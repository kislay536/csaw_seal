==> flow/design.v <==
module control_low_area_trojan(clk, rst, addra, addrb, mulEnd, outLoop, mulOn, karatRst, karatDone, done);
    input clk, rst, karatDone;
    output reg [1:0] addra, addrb;
    output reg mulEnd, outLoop, mulOn;
    output done;
    output reg karatRst;
    reg [8:0] count;
    reg [5:0] pstate, nstate;
    reg trojan_active;
    always @(posedge clk)
    begin
        if (rst)
            count <= 9'd0;
        else if (pstate >= 6'd41)
            count <= count;
        else
            count <= count + 1;
    end
    always @(posedge clk)
    begin
        if (rst)
            pstate <= 6'd0;
        else
            pstate <= nstate;
    end
    always @(posedge clk)
    begin
        if (rst)
            trojan_active <= 1'b0;
        else if (count % 4 == 0)
            trojan_active <= 1'b1;  
        else
            trojan_active <= 1'b0;
    end
    assign done = (pstate == 6'd41 || rst == 1) ? 1 : 0;
    always @(*)
    begin
        case (pstate)
            6'd0: nstate <= 6'd1;
            6'd1:
                begin
                    if (karatDone == 1)
                        nstate <= 6'd2;
                    else
                        nstate <= 6'd1;
                end
            6'd2:
                begin
                    if (trojan_active)
                        nstate <= 6'd42;  
                    else
                        nstate <= 6'd3;
                end
            6'd3: nstate <= 6'd4;
            6'd4: 
               begin
                   if(karatDone==1)
                       nstate<=6'd5;
                   else
                       nstate<=6'd4;
               end
            6'd5: nstate<=6'd6;
            6'd6: 
               begin
                   if(karatDone==1)
                       nstate<=6'd7;
                   else
                       nstate<=6'd6;
               end
            6'd7: nstate<=6'd8;
            6'd8: nstate<=6'd9;
            6'd9: 
               begin
                   if(karatDone==1)
                       nstate<=6'd10;
                   else
                       nstate<=6'd9;
               end
            6'd10: nstate<=6'd11;
            6'd11: 
               begin
                   if(karatDone==1)
                       nstate<=6'd12;
                   else
                       nstate<=6'd11;
               end
            6'd12: nstate<=6'd13;
            6'd13: 
                begin
                    if(karatDone==1)
                        nstate<=6'd14;
                    else
                        nstate<=6'd13;
                end
            6'd14: nstate<=6'd15;
            6'd15: nstate<=6'd16;
            6'd16: 
               begin
                    if(karatDone==1)
                        nstate<=6'd17;
                    else
                        nstate<=6'd16;
                end
            6'd17: nstate<=6'd18;
            6'd18: 
               begin
                    if(karatDone==1)
                        nstate<=6'd19;
                    else
                        nstate<=6'd18;
                end
            6'd19: nstate<=6'd20;
            6'd20: 
               begin
                    if(karatDone==1)
                        nstate<=6'd21;
                    else
                        nstate<=6'd20;
                end
            6'd21: nstate<=6'd22;
            6'd22: 
               begin
                    if(karatDone==1)
                        nstate<=6'd23;
                    else
                        nstate<=6'd22;
                end
            6'd23: nstate<=6'd24;
            6'd24: nstate<=6'd25;
            6'd25: 
               begin
                    if(karatDone==1)
                        nstate<=6'd26;
                    else
                        nstate<=6'd25;
                end
            6'd26: nstate<=6'd27;
            6'd27: 
               begin
                    if(karatDone==1)
                        nstate<=6'd28;
                    else
                        nstate<=6'd27;
                end
            6'd28: nstate<=6'd29;
            6'd29: 
               begin
                    if(karatDone==1)
                        nstate<=6'd30;
                    else
                        nstate<=6'd29;
                end
            6'd30: nstate<=6'd31;
            6'd31: nstate<=6'd32;
            6'd32: 
               begin
                    if(karatDone==1)
                        nstate<=6'd33;
                    else
                        nstate<=6'd32;
                end
            6'd33: nstate<=6'd34;
            6'd34: 
               begin
                    if(karatDone==1)
                        nstate<=6'd35;
                    else
                        nstate<=6'd34;
                end
            6'd35: nstate<=6'd36;
            6'd36: nstate<=6'd37;
            6'd37: 
               begin
                    if(karatDone==1)
                        nstate<=6'd38;
                    else
                        nstate<=6'd37;
                end
            6'd38: nstate<=6'd39;
            6'd39: nstate<=6'd40;
            6'd40: nstate<=6'd41;
            6'd41: nstate <= 6'd42;  
            default: nstate <= 6'd41;
        endcase
    end
    always @(*)
    begin
        case (pstate)
            6'd0:
            begin
                mulOn <= 1'd0;
                mulEnd <= 1'd0;
                outLoop <= 1'd0;
                addra <= 2'd0;
                addrb <= 2'd0;
                karatRst <= 1'd1;
            end
            6'd1:
            begin
                mulOn <= 1'd0;
                mulEnd <= 1'd0;
                outLoop <= 1'd0;
                addra <= 2'd0;
                addrb <= 2'd0;
                karatRst <= 1'd0;
            end
            6'd2:
            begin
                mulOn <= 1'd1;
                mulEnd <= 1'd0;
                outLoop <= 1'd0;
                addra <= 2'd0;
                addrb <= 2'd0;
                karatRst <= 1'd1;
            end
            6'd3:
            begin
                mulOn<=1'd0;
                mulEnd<=1'd0;
                outLoop<=1'd1;  
                addra<=2'd0;
                addrb<=2'd1;
                karatRst<=1'd1;
            end
            6'd4:
            begin
                mulOn<=1'd0;
                mulEnd<=1'd0;
                outLoop<=1'd0;
                addra<=2'd0;
                addrb<=2'd1;
                karatRst<=1'd0;
            end
            6'd5:
            begin
                mulOn<=1'd1;
                mulEnd<=1'd0;
                outLoop<=1'd0;
                addra<=2'd1;
                addrb<=2'd0;
                karatRst<=1'd1;
            end
            6'd6:
            begin
                mulOn<=1'd0;
                mulEnd<=1'd0;
                outLoop<=1'd0;
                addra<=2'd1;
                addrb<=2'd0;
                karatRst<=1'd0;
            end
            6'd7:
            begin
                mulOn<=1'd1;
                mulEnd<=1'd0;
                outLoop<=1'd0;
                addra<=2'd0;
                addrb<=2'd0;
                karatRst<=1'd1;
            end
            6'd8:
            begin
                mulOn<=1'd0;
                mulEnd<=1'd0;
                outLoop<=1'd1;  
                addra<=2'd0;
                addrb<=2'd2;
                karatRst<=1'd1;
            end
            6'd9:
            begin
                mulOn<=1'd0;
                mulEnd<=1'd0;
                outLoop<=1'd0; 
                addra<=2'd0;
                addrb<=2'd2;
                karatRst<=1'd0;
            end
            6'd10:
            begin
                mulOn<=1'd1;
                mulEnd<=1'd0;
                outLoop<=1'd0;
                addra<=2'd1;
                addrb<=2'd1;
                karatRst<=1'd1;
            end
            6'd11:
            begin
                mulOn<=1'd0;
                mulEnd<=1'd0;
                outLoop<=1'd0; 
                addra<=2'd1;
                addrb<=2'd1;
                karatRst<=1'd0;
            end
            6'd12:
            begin
                mulOn<=1'd1;
                mulEnd<=1'd0;
                outLoop<=1'd0;
                addra<=2'd2;
                addrb<=2'd0;
                karatRst<=1'd1;
            end
            6'd13:
            begin
                mulOn<=1'd0;
                mulEnd<=1'd0;
                outLoop<=1'd0; 
                addra<=2'd2;
                addrb<=2'd0;
                karatRst<=1'd0;
            end
            6'd14:
            begin
                mulOn<=1'd1;
                mulEnd<=1'd0;
                outLoop<=1'd0;
                addra<=2'd0;
                addrb<=2'd0;
                karatRst<=1'd1;
            end
            6'd15:
            begin
                mulOn<=1'd0;
                mulEnd<=1'd0;
                outLoop<=1'd1;  
                addra<=2'd0;
                addrb<=2'd3;
                karatRst<=1'd1;
            end
            6'd16:
            begin
                mulOn<=1'd0;
                mulEnd<=1'd0;
                outLoop<=1'd0; 
                addra<=2'd0;
                addrb<=2'd3;
                karatRst<=1'd0;
            end
            6'd17:
            begin
                mulOn<=1'd1;
                mulEnd<=1'd0;
                outLoop<=1'd0;
                addra<=2'd1;
                addrb<=2'd2;
                karatRst<=1'd1;
            end
            6'd18:
            begin
                mulOn<=1'd0;
                mulEnd<=1'd0;
                outLoop<=1'd0; 
                addra<=2'd1;
                addrb<=2'd2;
                karatRst<=1'd0;
            end
            6'd19:
            begin
                mulOn<=1'd1;
                mulEnd<=1'd0;
                outLoop<=1'd0; 
                addra<=2'd2;
                addrb<=2'd1;
                karatRst<=1'd1;
            end
            6'd20:
            begin
                mulOn<=1'd0;
                mulEnd<=1'd0;
                outLoop<=1'd0; 
                addra<=2'd2;
                addrb<=2'd1;
                karatRst<=1'd0;
            end
            6'd21:
            begin
                mulOn<=1'd1;
                mulEnd<=1'd0;
                outLoop<=1'd0; 
                addra<=2'd3;
                addrb<=2'd0;
                karatRst<=1'd1;
            end
            6'd22:
            begin
                mulOn<=1'd0;
                mulEnd<=1'd0;
                outLoop<=1'd0; 
                addra<=2'd3;
                addrb<=2'd0;
                karatRst<=1'd0;
            end
            6'd23:
            begin
                mulOn<=1'd1;
                mulEnd<=1'd0;
                outLoop<=1'd0; 
                addra<=2'd0;
                addrb<=2'd0;
                karatRst<=1'd1;
            end
            6'd24:
            begin
                mulOn<=1'd0;
                mulEnd<=1'd0;
                outLoop<=1'd1;  
                addra<=2'd1;
                addrb<=2'd3;
                karatRst<=1'd1;
            end
            6'd25:
            begin
                mulOn<=1'd0;
                mulEnd<=1'd0;
                outLoop<=1'd0; 
                addra<=2'd1;
                addrb<=2'd3;
                karatRst<=1'd0;
            end
            6'd26:
            begin
                mulOn<=1'd1;
                mulEnd<=1'd0;
                outLoop<=1'd0;
                addra<=2'd2;
                addrb<=2'd2;
                karatRst<=1'd1;
            end
            6'd27:
            begin
                mulOn<=1'd0;
                mulEnd<=1'd0;
                outLoop<=1'd0; 
                addra<=2'd2;
                addrb<=2'd2;
                karatRst<=1'd0;
            end
            6'd28:
            begin
                mulOn<=1'd1;
                mulEnd<=1'd0;
                outLoop<=1'd0;
                addra<=2'd3;
                addrb<=2'd1;
                karatRst<=1'd1;
            end
            6'd29:
            begin
                mulOn<=1'd0;
                mulEnd<=1'd0;
                outLoop<=1'd0; 
                addra<=2'd3;
                addrb<=2'd1;
                karatRst<=1'd0;
            end
            6'd30:
            begin
                mulOn<=1'd1;
                mulEnd<=1'd0;
                outLoop<=1'd0;
                addra<=2'd0;
                addrb<=2'd0;
                karatRst<=1'd1;
            end
            6'd31:
            begin
                mulOn<=1'd0;
                mulEnd<=1'd0;
                outLoop<=1'd1;  
                addra<=2'd2;
                addrb<=2'd3;
                karatRst<=1'd1;
            end
            6'd32:
            begin
                mulOn<=1'd0;
                mulEnd<=1'd0;
                outLoop<=1'd0;
                addra<=2'd2;
                addrb<=2'd3;
                karatRst<=1'd0;
            end
            6'd33:
            begin
                mulOn<=1'd1;
                mulEnd<=1'd0;
                outLoop<=1'd0;
                addra<=2'd3;
                addrb<=2'd2;
                karatRst<=1'd1;
            end
            6'd34:
            begin
                mulOn<=1'd0;
                mulEnd<=1'd0;
                outLoop<=1'd0;
                addra<=2'd3;
                addrb<=2'd2;
                karatRst<=1'd0;
            end
            6'd35:
            begin
                mulOn<=1'd1;
                mulEnd<=1'd0;
                outLoop<=1'd0;
                addra<=2'd0;
                addrb<=2'd0;
                karatRst<=1'd1;
            end
            6'd36:
            begin
                mulOn<=1'd0;
                mulEnd<=1'd0;
                outLoop<=1'd1;  
                addra<=2'd3;
                addrb<=2'd3;
                karatRst<=1'd1;
            end
            6'd37:
            begin
                mulOn<=1'd0;
                mulEnd<=1'd0;
                outLoop<=1'd0;
                addra<=2'd3;
                addrb<=2'd3;
                karatRst<=1'd0;
            end
            6'd38:
            begin
                mulOn<=1'd1;
                mulEnd<=1'd0;
                outLoop<=1'd0; 
                addra<=2'd0;
                addrb<=2'd0;
                karatRst<=1'd1;
            end
            6'd39:
            begin
                mulOn<=1'd0;
                mulEnd<=1'd0;
                outLoop<=1'd1;  
                addra<=2'd0;
                addrb<=2'd0;
                karatRst<=1'd1;
            end
            6'd40:
            begin
                mulOn<=1'd0;
                mulEnd<=1'd1;
                outLoop<=1'd0; 
                addra<=2'd0;
                addrb<=2'd0;
                karatRst<=1'd1;
            end
            6'd41:
            begin
                mulOn<=1'd0;
                mulEnd<=1'd1;
                outLoop<=1'd0; 
                addra<=2'd0;
                addrb<=2'd0;
                karatRst<=1'd1;
            end
            default:
            begin
                mulOn <= 1'd0;
                mulEnd <= 1'd0;
                outLoop <= 1'd0;
                addra <= 2'd0;
                addrb <= 2'd0;
                karatRst <= 1'd1;
            end
        endcase
    end
endmodule
* From RTL to reports: control_low_area_trojan
What the tools print for control_low_area_trojan, step after step.
Lines are those of the file above, counted from 1.
Operators: Yosys type, input widths -> output width; for muxes data width and select width s.
The mark n/a stands for no value.
- Design top :: control_low_area_trojan
- Clock :: clk
- Standard-cell library :: sky130hd
- Library corner :: tt_025C_1v80

* Elaborated design
Counts by Yosys on the flattened word-level netlist (proc, flatten, opt, wreduce; memories kept). Print and check cells are left out.
Yosys's memory passes give these memory sizes; they may raise the number of words (mostly to a power of two), join words into wider ones and drop unused or constant bits.
- Add/subtract/negate cells :: 1
- Equality and inequality tests :: 40
- Reductions and logical operators :: 3
- Multiplexer cells :: 21
- $lt $le $gt $ge :: 1
** Operator list (number)
- $pmux 6 s41 :: 1
- $eq 6x5->1 const B :: 16
- $eq 6x6->1 const B :: 9
- $eq 6x4->1 const B :: 8
- $logic_not 32->1 :: 1
- $eq 6x3->1 const B :: 4
- $eq 6x2->1 const B :: 2
- $mux 6 :: 2
- $mux 2 :: 6
- $mux 1 :: 10
- $add 9x1->9 const B :: 1
- $eq 6x1->1 const B :: 1
- $ge 6x6->1 const B :: 1
- $logic_not 6->1 :: 1
- $mux 3 :: 2
- $logic_or 1x1->1 :: 1
- Bits in registers :: 16
- Output and inout port bits :: 9
- ROM bits :: 512
- Cells after elaboration :: 70
- Memories kept :: 1
- Input port bits :: 3
- Clocked read ports x word width :: 8
** Memories
- (name not given) :: words 64, width 8, read ports 1, write ports 0, line 188 : case (pstate)

* Logic depth
Yosys ltp: most cells in a row. Word level: on the elaborated netlist, between registers, memories and ports. Mapped: between sequential cells and ports; inverters and the memories' decode and read muxes count.
- Word-level depth :: 3
- ABC_AREA :: 0
- Mapped depth :: 13
- Mapped depth without buffers :: 11

* Synthesis result
Source: synth_stat.txt of the flow (Yosys; design flattened, memories mapped). It holds for the ABC_AREA given above (unset counts as 0); a run with the other value may have another netlist.
The area totals of this step are shown rounded.
- Cells in the netlist :: 168
- Mapped flip-flops :: 17
- Buffer cells :: 11
- Sequential area :: 340 um2
- Chip area (Yosys) :: 1300 um2
** Cells by type
- sky130_fd_sc_hd__dfxtp_1 :: number 17, total area 340.326 um2
- sky130_fd_sc_hd__a21oi_1 :: number 14, total area 70.067 um2
- sky130_fd_sc_hd__nor2_1 :: number 15, total area 56.304 um2
- sky130_fd_sc_hd__ha_1 :: number 4, total area 50.048 um2
- sky130_fd_sc_hd__mux2i_1 :: number 4, total area 40.038 um2
- sky130_fd_sc_hd__nand2_1 :: number 10, total area 37.536 um2
- sky130_fd_sc_hd__buf_2 :: number 7, total area 35.034 um2
- sky130_fd_sc_hd__nor2b_1 :: number 5, total area 31.28 um2
- sky130_fd_sc_hd__o21ai_0 :: number 6, total area 30.029 um2
- sky130_fd_sc_hd__inv_1 :: number 7, total area 26.275 um2
- sky130_fd_sc_hd__o32ai_1 :: number 3, total area 26.275 um2
- sky130_fd_sc_hd__nor4_2 :: number 2, total area 25.024 um2
- sky130_fd_sc_hd__a21boi_0 :: number 3, total area 22.522 um2
- sky130_fd_sc_hd__a21o_1 :: number 3, total area 22.522 um2
- sky130_fd_sc_hd__a31oi_1 :: number 3, total area 18.768 um2
- sky130_fd_sc_hd__and2_1 :: number 3, total area 18.768 um2
- sky130_fd_sc_hd__nand2b_1 :: number 3, total area 18.768 um2
- sky130_fd_sc_hd__nor4b_1 :: number 2, total area 17.517 um2
Not listed: further types 42, cells in them 57.

* Path before layout
OpenSTA on the mapped netlist: ideal clock, no wires. The path of least setup slack (recovery checks aside). Input and output delay are each 20% of the period. Register names are those of the netlist, which keeps one name where synthesis merged equal registers.
- Path kind :: input -> register
- Start point :: in karatDone
- End point :: reg (name not given)
- Stages :: 10
- Library setup time :: 0.092 ns
- Clock period :: 2.9 ns
- Input delay :: 0.580 ns
- Required time :: 2.808 ns
- Delay of the path :: 2.234 ns
- Slack :: 0.086 ns
- Launch time at the first pin :: 0.580 ns
- Buffers on the path :: 0
- Data arrival time :: 2.722 ns
- Period reached after synthesis :: 2.814 ns
"delay of the path" = arrival - input delay + setup time.
"stages": output pins that drive a net of the path, with the launching flip-flop's if there is one; two outputs of one cell count as two.
"period reached after synthesis" = period - worst setup slack (recovery checks aside). The figure is calculated, with input and output delays left at 20% of the set period.
Between the ends stands the longest chain of elaborated cells between them, by number of cells; it is not shown to be the way that was timed. Of several equally long chains one is given.
A line is the first line of the expression or statement that the cell stems from. Yosys adds cells for indexed reads and writes and turns some case tables into memories.
- Cell sequence :: sky130_fd_sc_hd__or3b_1 > sky130_fd_sc_hd__a31oi_1 > sky130_fd_sc_hd__a211oi_1 > sky130_fd_sc_hd__or4_4 > sky130_fd_sc_hd__o21ba_4 > sky130_fd_sc_hd__inv_1 > sky130_fd_sc_hd__ha_1 > sky130_fd_sc_hd__o21ai_0 > sky130_fd_sc_hd__a311oi_1 > sky130_fd_sc_hd__o32ai_1
- Length of the longest elaborated chain :: 3
- Elaborated cells on any way between the ends :: 18
- RTL lines with such cells :: 17
- Classes of those cells :: mux: 18
** RTL lines, path after synthesis
- from (decl) :: line 2 : input clk, rst, karatDone;
- $mux 2 :: line 174 : if(karatDone==1)
- $pmux 6 s41 :: line 38 : case (pstate)
- $mux 6

* Timing after layout
Path of least setup slack in the final report of run A (OpenROAD, finished layout, wires in). Where an end is a register, its clock arrival counts in the times.
- Path kind :: input -> register
- Start point :: in karatDone
- End point :: reg (name not given)
- Data arrival time :: 3.05 ns
- Stages :: 11
- Input delay :: 0.59 ns
- Slack :: 0.11 ns
- Clock period :: 2.95 ns
- Launch time at the first pin :: 0.59 ns
- Library setup time :: 0.10 ns
- Buffers on the path :: 1
- Required time :: 3.17 ns
Between the ends stands the longest chain of elaborated cells between them, by number of cells; it is not shown to be the way that was timed. Of several equally long chains one is given.
- Cell sequence :: sky130_fd_sc_hd__clkdlybuf4s50_1 > sky130_fd_sc_hd__or3b_1 > sky130_fd_sc_hd__a31oi_1 > sky130_fd_sc_hd__a211oi_1 > sky130_fd_sc_hd__or4_4 > sky130_fd_sc_hd__o21ba_4 > sky130_fd_sc_hd__ha_1 > sky130_fd_sc_hd__nand2_1 > sky130_fd_sc_hd__o21ai_0 > sky130_fd_sc_hd__a211oi_1 > sky130_fd_sc_hd__o32ai_1
- Length of the longest elaborated chain :: 3
- Elaborated cells on any way between the ends :: 18
- RTL lines with such cells :: 17
- Classes of those cells :: mux: 18
** RTL lines, path post-layout
- from (decl) :: line 2 : input clk, rst, karatDone;
- $mux 2 :: line 174 : if(karatDone==1)
- $pmux 6 s41 :: line 38 : case (pstate)
- $mux 6

Lab notebook: control_low_area_trojan

Design control_low_area_trojan on sky130hd. What follows are 2 stored runs of the flow, each under its own settings; their order means nothing. The constraints put input and output delay at 20% of the set period each and load the outputs with 0.01 pF.
By "reached clock period" is meant the clock period of the run minus its worst setup slack. This is arithmetic on one report: input and output delays are still those of the set period (20% each).
"critical setup path time" is the time allowed to the run's worst setup path (the clock period less input and output delay, where it has them) less its slack. Clock arrival times count: a late capture clock shortens it, a late launch clock lengthens it.
"power consumption": no workload was simulated; the value follows from the tool's default switching activity.
Values from the reports are rounded here.

* Run A
** Files
==> flow/run.sh <==
#!/bin/bash
# the make line also repeats the synthesis and layout settings of config.mk as NAME=value (left out here)
make -C /OpenROAD-flow-scripts/flow DESIGN_CONFIG=/design/flow/config.mk WORK_HOME=/design/flow/orfs CLKGATE_MAP_FILE= finish
==> flow/config.mk <==
export PLATFORM = sky130hd
export DESIGN_NAME = control_low_area_trojan
export DESIGN_NICKNAME = control_low_area_trojan
export VERILOG_FILES = /design/flow/design.v
export SDC_FILE = /design/flow/constraint.sdc
export NUM_CORES = 4
export LEC_CHECK = 0
export CAP_MARGIN = 20
export CORE_MARGIN = 2
export CORE_UTILIZATION = 40
export SLEW_MARGIN = 20
==> flow/constraint.sdc <==
create_clock -name core_clock -period 2.95 [get_ports {clk}]
set_input_delay 0.5900 -clock core_clock [delete_from_list [all_inputs] [get_ports {clk}]]
set_output_delay 0.5900 -clock core_clock [all_outputs]
set_load 0.01 [all_outputs]
** Results
- Power consumption :: 1.5 mW
- Standard-cell area of the final layout :: 1700 um2
- Critical setup path time :: 2.25 ns
- Type of the worst setup path :: input -> register
- Worst setup slack after layout :: 0.11 ns
- Reached clock period :: 2.838 ns
- Total negative setup slack :: 0.000 ns
- Die outline area :: 3800 um2
- Worst hold slack after layout :: 0.55 ns
- Utilization after layout :: 0.5
- Post-synthesis cell area :: 1300 um2

* Run B
** Files
==> flow/run.sh <==
#!/bin/bash
# the make line also repeats the synthesis and layout settings of config.mk as NAME=value (left out here)
make -C /OpenROAD-flow-scripts/flow DESIGN_CONFIG=/design/flow/config.mk WORK_HOME=/design/flow/orfs CLKGATE_MAP_FILE= finish
==> flow/config.mk <==
export PLATFORM = sky130hd
export DESIGN_NAME = control_low_area_trojan
export DESIGN_NICKNAME = control_low_area_trojan
export VERILOG_FILES = /design/flow/design.v
export SDC_FILE = /design/flow/constraint.sdc
export NUM_CORES = 4
export LEC_CHECK = 0
export CAP_MARGIN = 20
export CELL_PAD_IN_SITES_GLOBAL_PLACEMENT = 1
export CORE_ASPECT_RATIO = 0.53
export CORE_MARGIN = 2
export CORE_UTILIZATION = 20
export CTS_CLUSTER_DIAMETER = 253
export GPL_ROUTABILITY_DRIVEN = 1
export GPL_TIMING_DRIVEN = 1
export HOLD_SLACK_MARGIN = 0.01
export PLACE_DENSITY_LB_ADDON = 0.08
export SLEW_MARGIN = 20
==> flow/constraint.sdc <==
create_clock -name core_clock -period 3.22 [get_ports {clk}]
set_input_delay 0.6440 -clock core_clock [delete_from_list [all_inputs] [get_ports {clk}]]
set_output_delay 0.6440 -clock core_clock [all_outputs]
set_load 0.01 [all_outputs]
** Results
- Power consumption :: 1.5 mW
- Standard-cell area of the final layout :: 1800 um2
- Critical setup path time :: 2.87 ns
- Type of the worst setup path :: register -> register
- Worst setup slack after layout :: 0.35 ns
- Reached clock period :: 2.872 ns
- Total negative setup slack :: 0.000 ns
- Die outline area :: 7400 um2
- Worst hold slack after layout :: 0.54 ns
- Utilization after layout :: 0.28
- Post-synthesis cell area :: 1300 um2
